==> flow/design.v <==
`timescale 1ns / 1ps
module PC(
    input clk,
    input Proc_run_en,
    input Proc_reset,
    output reg [31:0] pc_o
    );
    initial begin
        pc_o<=32'b0;
    end
    always @(posedge clk or posedge Proc_reset) begin
        if(Proc_reset==1) pc_o<=32'b0;
        else if(Proc_run_en==1) pc_o<=pc_o+4;
    end
endmodule
Reports on PC
Tool output for the design above, in the order of the flow.
Lines are those of the file above, counted from 1.
The mark n/a stands for no value.

set-up
  top = PC
  clock port = clk
  cell library = sky130hd
  timing corner = tt_025C_1v80

Word level
Counts by Yosys on the flattened word-level netlist (proc, flatten, opt, wreduce; memories kept). Register bits leave out memories and registers merged into their read ports (data or address); mux counts leave out enables and synchronous resets folded into registers. Print and check cells are left out. Cells with the same type and inputs are merged into one.

cells by class
  add/sub/neg operators = 1

operators with widths
  cell                                            number
  adder 32 x 3 -> 32 bit (second input constant)  1

bit counts
  register bits after elaboration = 32
  input port bits = 3
  output and inout port bits = 32
  elaborated cells = 2

Longest topological paths
Depth = most cells in a row (Yosys ltp): at word level without a register or memory, in the mapped netlist without a sequential cell, where the memories' decode and read muxes count.

depth
  depth in word-level cells = 1
  ABC_AREA = 0
  depth in mapped cells = 5
  mapped depth without buffers = 5

Synthesis result
Yosys stat after the flow's synthesis: flattened, memories mapped to cells. It holds for the ABC_AREA given above (unset counts as 0); a run with the other value may have another netlist.

cell types
  cell                      number  area in all (sq um)
  sky130_fd_sc_hd__dfrtp_1  30      750.72
  sky130_fd_sc_hd__xnor2_1  23      201.443
  sky130_fd_sc_hd__nand4_1  14      87.584
  sky130_fd_sc_hd__nand3_1  12      60.058
  sky130_fd_sc_hd__xor2_1   6       52.55
  sky130_fd_sc_hd__nor4_4   2       42.541
  sky130_fd_sc_hd__nand2_1  7       26.275
  sky130_fd_sc_hd__buf_4    3       22.522
  sky130_fd_sc_hd__nand4_4  1       21.27
  sky130_fd_sc_hd__nor3_4   1       16.266
  sky130_fd_sc_hd__and3_2   2       15.014
  sky130_fd_sc_hd__nor2_1   4       15.014
  sky130_fd_sc_hd__and3_1   2       12.512
  sky130_fd_sc_hd__ha_1     1       12.512
  sky130_fd_sc_hd__mux2_2   1       11.261
  sky130_fd_sc_hd__and4_2   1       10.01
  sky130_fd_sc_hd__nor3_2   1       10.01
  sky130_fd_sc_hd__and2_2   1       7.507

Other cell types: 5; their cells: 6.

mapped netlist
  mapped cells = 118
  mapped area = 1403.8 sq um
  sequential area = 750.7 sq um
  flip-flop cells = 30
  buffers = 3

Path before layout
Source: OpenSTA report_checks on the synthesized netlist (no wires, ideal clock, input and output delay 20% of the period each), path of least setup slack; recovery checks are left aside. Register names are those of the netlist, which keeps one name where synthesis merged equal registers.

timing post-synthesis
  path type = register -> register
  from = reg pc_o[2]
  to = reg pc_o[12]
  period = 2.33 ns
  library setup time = 0.079 ns
  launch time at the first pin = 0.000 ns
  arrival time = 1.349 ns
  required time = 2.251 ns
  path slack = 0.902 ns
  path delay = 1.428 ns
  stages on the path = 6
  path buffers = 0
  synthesis period reached = 1.428 ns

"path delay" = arrival - input delay + setup time.
"stages on the path" counts driving pins, that of a launching flip-flop among them; a cell with two outputs on the path counts twice.
"synthesis period reached" is the clock period less the worst setup slack; recovery checks do not enter. This is arithmetic on one report: input and output delays are still those of the set period (20% each).
Between the ends stands the longest chain of elaborated cells between them, by number of cells; it is not shown to be the way that was timed. Of several equally long chains one is given.
Each line given opens the expression or statement behind the cell; cells for indexed reads and writes are added by Yosys, which also makes memories of some case tables.

on the way, post-synthesis
  path through = sky130_fd_sc_hd__dfrtp_1 -> sky130_fd_sc_hd__ha_1 -> sky130_fd_sc_hd__nand2_1 -> sky130_fd_sc_hd__nor3_4 -> sky130_fd_sc_hd__and3_2 -> sky130_fd_sc_hd__xor2_1
  cells in the longest elaborated chain = 1
  elaborated cells on any way between the ends = 1
  source lines of those cells = 1
  those cells by class = add/sub (1)

ends and longest elaborated chain, post-synthesis
  element                 RTL line  text
  start: declaration      6         output reg [31:0] pc_o
  start: assignment       12        if(Proc_reset==1) pc_o<=32'b0;
  start: assignment       13        else if(Proc_run_en==1) pc_o<=pc_o+4;
  adder 32 x 3 -> 32 bit  13
  end: assignment         12
  end: assignment         13
  end: declaration        6

Worst path after layout
Path of least setup slack in the final report of record 2 (OpenROAD, finished layout, wires in). Where an end is a register, its clock arrival counts in the times.

timing after layout
  path type = register -> output
  from = reg pc_o[10]
  to = out pc_o[10]
  period = 2.69 ns
  external output delay = 0.54 ns
  launch time at the first pin = 0.33 ns
  arrival time = 1.41 ns
  required time = 2.15 ns
  path slack = 0.74 ns
  stages on the path = 2
  path buffers = 1

on the way, after layout
  path through = sky130_fd_sc_hd__dfrtp_1 -> sky130_fd_sc_hd__clkdlybuf4s50_1
  cells in the longest elaborated chain = 0
  elaborated cells on any way between the ends = 0
  source lines of those cells = 0

ends and longest elaborated chain, after layout
  element             RTL line  text
  start: declaration  6         output reg [31:0] pc_o
  start: assignment   12        if(Proc_reset==1) pc_o<=32'b0;
  start: assignment   13        else if(Proc_run_en==1) pc_o<=pc_o+4;
  end: declaration    6

Top module PC; platform sky130hd; tools Yosys and OpenROAD; 2 stored runs in no particular order. Input and output delays are each 20% of the period that was set; the output load is 0.01 pF.
"achieved clock period" is the run's clock period less its worst setup slack. It is reckoned from that one timing run; input and output delays stay at 20% of the period that was set.
"worst path time" means the part of the period allowed to the worst setup path (the constraints hold back 20% at inputs and 20% at outputs) less its slack; where the path has registers, the arrival times of their clocks count too.
By "total power after layout" is meant OpenSTA's value without simulated activity: inputs other than the clock are taken to toggle once in ten clock periods, and the tool carries that through the logic.
Settings: -- = not set for that run.
Among the results, -- means that no value is shown for the run.

name                                     record 1  record 2
period_ns                                1.22      2.69
CORE_UTILIZATION                         69        40
PLACE_DENSITY_LB_ADDON                   0.19      --
CORE_ASPECT_RATIO                        1.74      --
CELL_PAD_IN_SITES_DETAIL_PLACEMENT       0         --
ABC_AREA                                 1         --
GPL_TIMING_DRIVEN                        1         --
CTS_CLUSTER_SIZE                         49        --
MIN_ROUTING_LAYER                        met1      --
CAP_MARGIN                               20        20
CORE_MARGIN                              2         2
SLEW_MARGIN                              20        20
final setup TNS (ns)                     --        0.000
smallest hold slack (ns)                 --        0.478
cell area after synthesis (sq um)        --        1403.8
utilization after routing                --        0.547
overall die area (sq um)                 --        3999.3
worst path time (ns)                     --        1.41
class of the worst setup path            --        register -> output
achieved clock period (ns)               --        1.946
standard-cell area after layout (sq um)  --        1838.0
total power after layout (µW)            --        1081
worst setup slack after layout (ns)      --        0.744

Record 1: unfinished; error DPL-0033 in placement
